==> flow/design.v <==
module lcd_interface(en, rs, rw, io, rst, clk);
	input clk;
	input rst;
	output en;
	output rs, rw;
	inout [7:0] io;
	reg rs_sel, rw_sel;
	reg [7:0] data;
	reg execute;
	wire is_ready;
	reg is_done;
	lcd_controller lcd_module(rs_sel, rw_sel, data, execute, is_ready, en, rs, rw, io, rst, clk);
	always@(posedge clk or negedge rst) begin
		if(rst == 0) begin
			rs_sel <= 0;
			rw_sel <= 0;
			data <= 0;
			execute <= 1;
			is_done <= 0;
		end
		else begin
			if(!is_done && is_ready) begin
				is_done <= 1;
				rs_sel <= 1;
				rw_sel <= 0;
				data <= 8'h41;
				execute <= 0;
			end
			else begin
				execute <= 1;
			end
		end
	end
endmodule
module lcd_controller(rs_in, rw_in, data, ex, ready, en, rs, rw, io, rst, clk, state, timer_done, instr);
	input rs_in, rw_in;
	input [7:0] data;
	input ex;
	output ready;
	output en, rs, rw;
	inout [7:0] io;
	input rst, clk;
	output reg [3:0] state;
	reg [3:0] next_state;
	output reg [1:0] instr;
	wire busy;
	reg done_init;
	reg [7:0] io_buffer;
	reg rw_reg, rs_reg, en_reg, ready_reg;
	assign busy = io[7];
	assign io = (state == INIT_START) ||
					(state == WTI)
					? 8'bZ : io_buffer;
	assign rw = rw_reg;
	assign rs = rs_reg;
	assign en = en_reg;
	assign ready = ready_reg;
	reg timer_start;
	output wire timer_done;
	timer nano_500(32'd30, timer_start, timer_done, clk);
	parameter  
				 INIT_START = 4'h0,
				 WTI			= 4'h1,
				 CLEAR		= 4'h2,
				 FUNC_SET	= 4'h3,
				 TURN_ON		= 4'h4,
				 INC_ADDR	= 4'h5,
				 INIT_SEND	= 4'h6,
				 INC_INSTR	= 4'h7,
				 DATA_WAIT	= 4'h8,
				 EX_SETUP	= 4'hA,
				 EX_SEND		= 4'hB,
				 EX_SPIN		= 4'hC;
	always@(posedge clk or negedge rst) begin
		if(rst == 0) begin
			state <= INIT_START;
		end
		else begin
			state <= next_state;
		end
	end
	always@(*) begin
		if(rst == 0) begin
			next_state = INIT_START;
			timer_start = 0;
		end
		else begin
			case(state)
				INIT_START: begin
					if(timer_done == 1) begin
						next_state = WTI;
						timer_start = 0;
					end
					else begin
						next_state = INIT_START;
						timer_start = 1;
					end
				end
				WTI: begin
					if(timer_done == 1) begin
						if(busy == 1) begin
							next_state = INIT_START;
							timer_start = 0;
						end
						else begin
							if(done_init == 1) begin
								timer_start = 0;
								next_state = DATA_WAIT;
							end
							else begin
								timer_start = 1;
								case(instr)
									2'b00: next_state = CLEAR;
									2'b01: next_state = FUNC_SET;
									2'b10: next_state = TURN_ON;
									2'b11: next_state = INC_ADDR;
								endcase
							end
						end
					end
					else begin
						next_state = WTI;
						timer_start = 1;
					end
				end
				CLEAR: begin
					if(timer_done == 1) begin
						next_state = INIT_SEND;
						timer_start = 0;
					end
					else begin
						next_state = CLEAR;
						timer_start = 1;
					end
				end
				FUNC_SET: begin
					if(timer_done == 1) begin
						next_state = INIT_SEND;
						timer_start = 0;
					end
					else begin
						next_state = FUNC_SET;
						timer_start = 1;
					end
				end
				TURN_ON: begin
					if(timer_done == 1) begin
						next_state = INIT_SEND;
						timer_start = 0;
					end
					else begin
						next_state = TURN_ON;
						timer_start = 1;
					end
				end
				INC_ADDR: begin
					if(timer_done == 1) begin
						next_state = INIT_SEND;
						timer_start = 0;
					end
					else begin
						next_state = INC_ADDR;
						timer_start = 1;
					end
				end
				INIT_SEND: begin
					if(timer_done) begin
						next_state = INC_INSTR;
						timer_start = 0;
					end
					else begin
						next_state = INIT_SEND;
						timer_start = 1;
					end
				end
				INC_INSTR: begin
					next_state = INIT_START;
					timer_start = 0;
				end
				DATA_WAIT: begin
					if(rst == 0) begin
						next_state = INIT_START;
						timer_start = 0;
					end
					else begin
						if(ex == 1) begin
							next_state = DATA_WAIT;
							timer_start = 0;
						end
						else begin
							next_state = EX_SETUP;
							timer_start = 1;
						end
					end
				end
				EX_SETUP: begin
					if(timer_done) begin
						next_state = EX_SEND;
						timer_start = 0;
					end
					else begin
						next_state = EX_SETUP;
						timer_start = 1;
					end
				end
				EX_SEND: begin
					if(timer_done) begin
						next_state = EX_SPIN;
						timer_start = 0;
					end
					else begin
						next_state = EX_SEND;
						timer_start = 1;
					end
				end
				EX_SPIN: begin
					if(ex == 1) begin
						next_state = DATA_WAIT;
					end
					else begin
						next_state = EX_SPIN;
					end
					timer_start = 0;
				end
				default: begin
					next_state = INIT_START;
					timer_start = 0;
				end
			endcase
		end
	end
	always@(posedge clk or negedge rst) begin
		if(rst == 0) begin
			instr <= 2'b00;
			en_reg <= 1'b1;
			rs_reg <= 1'b0;
			rw_reg <= 1'b1;
			ready_reg <= 1'b0;
			done_init <= 0;
		end
		else begin
			case(state)
				INIT_START: begin
					en_reg <= 0;
					rs_reg <= 0;
					rw_reg <= 1;
				end
				WTI: begin
					en_reg <= 1;
				end
				CLEAR: begin
					en_reg <= 0;
					rs_reg <= 0;
					rw_reg <= 0;
					io_buffer <= 8'h01;
				end
				FUNC_SET: begin
					en_reg <= 0;
					rs_reg <= 0;
					rw_reg <= 0;
					io_buffer <= 8'h38;
				end
				TURN_ON: begin
					en_reg <= 0;
					rs_reg <= 0;
					rw_reg <= 0;
					io_buffer <= 8'h0E;
				end
				INC_ADDR: begin
					en_reg <= 0;
					rs_reg <= 0;
					rw_reg <= 0;
					io_buffer <= 8'h06;
				end
				INIT_SEND: begin
					en_reg <= 1;
					if(instr == 2'b11) begin
						done_init = 1;
					end
				end
				INC_INSTR: begin
					case(instr)
						2'b00: instr <= 2'b01;
						2'b01: instr <= 2'b10;
						2'b10: instr <= 2'b11;
						2'b11: instr <= 2'b11;
					endcase
				end
				DATA_WAIT: begin
					ready_reg <= 1;
					en_reg <= 0;
				end
				EX_SETUP: begin
					rs_reg <= rs_in;
					rw_reg <= rw_in;
					io_buffer <= data;
					ready_reg <= 0;
				end
				EX_SEND: en_reg <= 1;
				EX_SPIN: en_reg <= 0;
				default: begin
					en_reg <= en_reg;
					rs_reg <= rs_reg;
					rw_reg <= rw_reg;
					ready_reg <= ready_reg;
				end
			endcase
		end
	end
endmodule
module timer(max, start, done, clk);
	input clk;
	input [32:0] max;
	input start;
	output done;
	reg [32:0] count;
	reg done_reg;
	assign done = done_reg;
	always@(posedge clk) begin
		if(start == 0) begin
			done_reg <= 0;
			count <= 0;
		end
		else begin
			count <= count + 32'b1;
		end
		if(count == max) begin
			done_reg <= 1;
			count <= 0;
		end
		else if (done_reg == 1) begin
			done_reg <= 0;
			count <= 0;
		end
	end
endmodule
; Reports on lcd_interface
; The steps from the RTL of lcd_interface to its reports follow in flow order.
; Line numbers count from 1 in the design file above.
; Cell names lack the library's common part.
; Not given: --
[inputs]
top = lcd_interface
clock = clk
cell_library = sky130hd
lib_corner = tt_025C_1v80

; Elaborated design
; Counts by Yosys on the flattened word-level netlist (proc, flatten, opt, wreduce; memories kept). Register bits leave out memories and registers merged into their read ports (data or address). Print and check cells are left out.
[op_classes]
addsub = 1
n_eq = 15
n_mux = 31
bitwise = 1
n_reduce_logical = 20
[op_table]
columns = cell, count
row1 = case mux 4 bit (select 11 bit), 1
row2 = case mux 8 bit (select 5 bit), 1
row3 = adder 33 x 1 -> 33 bit (second input constant), 1
row4 = equality test 33 x 5 -> 1 bit (second input constant), 1
row5 = equality test 4 x 3 -> 1 bit (second input constant), 4
row6 = equality test 4 bit (second input constant), 4
row7 = case mux 4 bit (select 4 bit), 1
row8 = two-way mux 4 bit, 4
row9 = two-way mux 3 bit, 4
row10 = OR reduction 5 bit, 2
row11 = two-way mux 1 bit, 10
row12 = equality test 4 x 2 -> 1 bit (second input constant), 2
row13 = OR reduction 8 bit, 1
row14 = two-way mux 8 bit, 1
row15 = case mux 1 bit (select 2 bit), 4
row16 = OR reduction 7 bit, 1
row17 = nonzero test 2 bit, 3
row18 = OR reduction 3 bit, 2
row19 = case mux 2 bit (select 3 bit), 1
row20 = two-way mux 2 bit, 3
row21 = nonzero test 5 bit, 1
row22 = equality test 2 bit (second input constant), 2
row23 = AND reduction 2 bit, 2
row24 = equality test 4 x 1 -> 1 bit (second input constant), 1
row25 = logical NOT 4 bit, 1
row26 = OR reduction 4 bit, 1
row27 = nonzero test 3 bit, 1
row28 = case mux 1 bit (select 3 bit), 1
; Not listed: further kinds 7, cells in them 7.
[word_totals]
regBits = 56
inputBits = 2
out_inout_bits = 11
wordCells = 81

; Longest topological paths
; Longest topological path by Yosys (ltp), each cell counted once; first at word level (registers and memories cut), then after technology mapping (sequential cells cut; the memories' decode and read muxes count).
[depth]
depth_word = 9
abc_area = 0
mapped_depth = 7
mapped_depth_nobuf = 6

; Netlist
; Yosys stat after the flow's synthesis: flattened, memories mapped to cells. It holds for the ABC_AREA given above (unset counts as 0); a run with the other value may have another netlist.
; Totals and module areas in this step are rounded.
[types]
columns = cell_type, count, type_area_um2
row1 = dfxtp_1, 34, 680.653
row2 = dfrtp_1, 18, 450.432
row3 = edfxtp_1, 5, 150.144
row4 = dfstp_2, 5, 131.376
row5 = a211oi_1, 17, 127.622
row6 = nor3_1, 21, 105.101
row7 = nand3_1, 19, 95.091
row8 = or4_1, 12, 90.086
row9 = nor4_1, 12, 75.072
row10 = xnor2_1, 8, 70.067
row11 = nand4_1, 10, 62.56
row12 = o31ai_1, 8, 60.058
row13 = nand2_1, 15, 56.304
row14 = nand2b_1, 9, 56.304
row15 = a21boi_0, 7, 52.55
row16 = clkbuf_1, 14, 52.55
row17 = or3_1, 8, 50.048
row18 = o41ai_1, 5, 43.792
; Other cell types: 24; their cells: 64.
[synth_totals]
mapped_cells = 291
area_mm2 = 0.0029
seq_area_mm2 = 0.0014
ffs = 62
buf_cells = 18
; By module: a second synthesis without flattening, with its own total; a netlist apart from the flattened one above.
[hier_totals]
cells_unflattened = 329
hier_area_mm2 = 0.0031
; Each row is one instance without its submodules.
[modules]
columns = module, instances, n_cells, mod_area_mm2, seq_area_mm2
row1 = timer, 1, 214, 0.0019, 0.00068
row2 = lcd_controller, 1, 110, 0.0011, 0.00052
row3 = lcd_interface, 1, 5, 0.000068, 0.000051

; Worst setup path after synthesis
; Path of least setup slack by OpenSTA after synthesis, without wires, with an ideal clock, recovery checks aside; 20% of the period is set as input and as output delay. Where synthesis merged equal registers, the netlist keeps one of their names.
[synth_timing]
path_kind = flip-flop to flip-flop
from = reg lcd_module.nano_500.count[0]
to = reg lcd_module.nano_500.count[18]
period_ns = 2.19
launch_ns = 0.000
t_arrival_ns = 1.979
t_required_ns = 2.104
path_slack_ns = 0.125
path_delay_ns = 2.065
stages = 7
path_buffers = 1
synth_period_reached_ns = 2.065
; "path_delay_ns" = arrival - input delay + setup time.
; "stages": output pins that drive a net of the path, with the launching flip-flop's if there is one; two outputs of one cell count as two.
; "synth_period_reached_ns" is the clock period less the worst setup slack; recovery checks do not enter. This is arithmetic on one report: input and output delays are still those of the set period (20% each).
; Between the ends stands the longest chain of elaborated cells between them, by number of cells; it is not shown to be the way that was timed. Of several equally long chains one is given.
; A line is the first line of the expression or statement that the cell stems from. Yosys adds cells for indexed reads and writes and turns some case tables into memories.
; A register here has more assigning lines than the two given.
[synth_via]
path_cell_list = dfxtp_1 ha_1 nand4_1 or4_1 clkbuf_1 or3_1 a211oi_1
elab_chain_len = 2
cone_cells = 3
lines_between = 2
classes_between = add/sub: 1; eq/ne: 1; reduce/logical: 1
[synth_rtl]
columns = element, line
row1 = start: declaration, 316  ; reg [32:0] count;
row2 = start: assignment, 322  ; count <= 0;
row3 = start: assignment, 325  ; count <= count + 32'b1;
row4 = equality test 33 x 5 -> 1 bit, 327  ; if(count == max) begin
row5 = OR reduction 3 bit, --
row6 = end: assignment, 325
row7 = end: assignment, 329  ; count <= 0;
row8 = end: declaration, 316

; Timing after layout
; Path of least setup slack in the final report of stored run 1 (OpenROAD, finished layout, wires in). Where an end is a register, its clock arrival counts in the times.
[layout_timing]
path_kind = flip-flop to flip-flop
from = reg lcd_module.nano_500.count[5]
to = reg lcd_module.nano_500.count[24]
period_ns = 2.53
launch_ns = 0.33
t_arrival_ns = 2.51
t_required_ns = 2.77
path_slack_ns = 0.26
stages = 5
path_buffers = 0
; Between the ends stands the longest chain of elaborated cells between them, by number of cells; it is not shown to be the way that was timed. Of several equally long chains one is given.
; A register here has more assigning lines than the two given.
[layout_via]
path_cell_list = dfxtp_1 nand4_4 or4_4 or4_1 a211oi_1
elab_chain_len = 2
cone_cells = 3
lines_between = 2
classes_between = add/sub: 1; eq/ne: 1; reduce/logical: 1
[layout_rtl]
columns = element, line
row1 = start: declaration, 316  ; reg [32:0] count;
row2 = start: assignment, 322  ; count <= 0;
row3 = start: assignment, 325  ; count <= count + 32'b1;
row4 = equality test 33 x 5 -> 1 bit, 327  ; if(count == max) begin
row5 = OR reduction 3 bit, --
row6 = end: assignment, 325
row7 = end: assignment, 329  ; count <= 0;
row8 = end: declaration, 316

Lab notebook: lcd_interface

Flow measurements of lcd_interface on sky130hd: 2 stored runs with different settings, listed in no order. Input and output delays are each 20% of the period that was set; the output load is 0.01 pF.
"timing.achieved_period_ns" means the clock period less the worst setup slack. The figure is calculated, with input and output delays left at 20% of the set period.
By "worst_path_ns" is meant the share of the clock period that the worst setup path is allowed (20% is reserved at inputs, 20% at outputs), minus its slack. Clock arrival times at its registers enter into it.
"power.total_mw": no workload was simulated; the value follows from the tool's default switching activity.
Measured values are rounded.

# stored run 1
==> flow/run.sh <==
#!/bin/bash
# the make line also repeats the synthesis and layout settings of config.mk as NAME=value (left out here)
make -C /OpenROAD-flow-scripts/flow DESIGN_CONFIG=/design/flow/config.mk WORK_HOME=/design/flow/orfs CLKGATE_MAP_FILE= finish
==> flow/config.mk <==
export PLATFORM = sky130hd
export DESIGN_NAME = lcd_interface
export DESIGN_NICKNAME = lcd_interface
export VERILOG_FILES = /design/flow/design.v
export SDC_FILE = /design/flow/constraint.sdc
export NUM_CORES = 4
export LEC_CHECK = 0
export CAP_MARGIN = 20
export CORE_MARGIN = 2
export CORE_UTILIZATION = 40
export SETUP_SLACK_MARGIN = -0.14
export SLEW_MARGIN = 20
==> flow/constraint.sdc <==
create_clock -name core_clock -period 2.53 [get_ports {clk}]
set_input_delay 0.5060 -clock core_clock [delete_from_list [all_inputs] [get_ports {clk}]]
set_output_delay 0.5060 -clock core_clock [all_outputs]
set_load 0.01 [all_outputs]

==> stored run 1: results <==
final_hold_ws_ns=0.42
power.total_mw=1.8
layout_utilization_pct=47
finalCellArea_mm2=0.0032
timing.setup.ws_ns=0.26
synthArea_mm2=0.0029
die_mm2=0.0079
tns_setup_ns=0.000
worst_path_ns=2.27
critical_path_kind="flip-flop to flip-flop"
timing.achieved_period_ns=2.274

# stored run 2
==> flow/run.sh <==
#!/bin/bash
# the make line also repeats the synthesis and layout settings of config.mk as NAME=value (left out here)
make -C /OpenROAD-flow-scripts/flow DESIGN_CONFIG=/design/flow/config.mk WORK_HOME=/design/flow/orfs CLKGATE_MAP_FILE= finish
==> flow/config.mk <==
export PLATFORM = sky130hd
export DESIGN_NAME = lcd_interface
export DESIGN_NICKNAME = lcd_interface
export VERILOG_FILES = /design/flow/design.v
export SDC_FILE = /design/flow/constraint.sdc
export NUM_CORES = 4
export LEC_CHECK = 0
export CAP_MARGIN = 5
export CORE_MARGIN = 2
export CORE_UTILIZATION = 47
export CTS_CLUSTER_DIAMETER = 226
export CTS_CLUSTER_SIZE = 28
export GPL_ROUTABILITY_DRIVEN = 0
export HOLD_SLACK_MARGIN = 0.2
export MIN_ROUTING_LAYER = met1
export PLACE_DENSITY_LB_ADDON = 0.23
export SETUP_SLACK_MARGIN = 0.08
export SLEW_MARGIN = 20
export TNS_END_PERCENT = 50
==> flow/constraint.sdc <==
create_clock -name core_clock -period 3.33 [get_ports {clk}]
set_input_delay 0.6660 -clock core_clock [delete_from_list [all_inputs] [get_ports {clk}]]
set_output_delay 0.6660 -clock core_clock [all_outputs]
set_load 0.01 [all_outputs]

==> stored run 2: results <==
final_hold_ws_ns=0.42
power.total_mw=1.5
layout_utilization_pct=54
finalCellArea_mm2=0.0032
timing.setup.ws_ns=0.96
synthArea_mm2=0.0029
die_mm2=0.0068
tns_setup_ns=0.000
worst_path_ns=2.37
critical_path_kind="flip-flop to flip-flop"
timing.achieved_period_ns=2.372
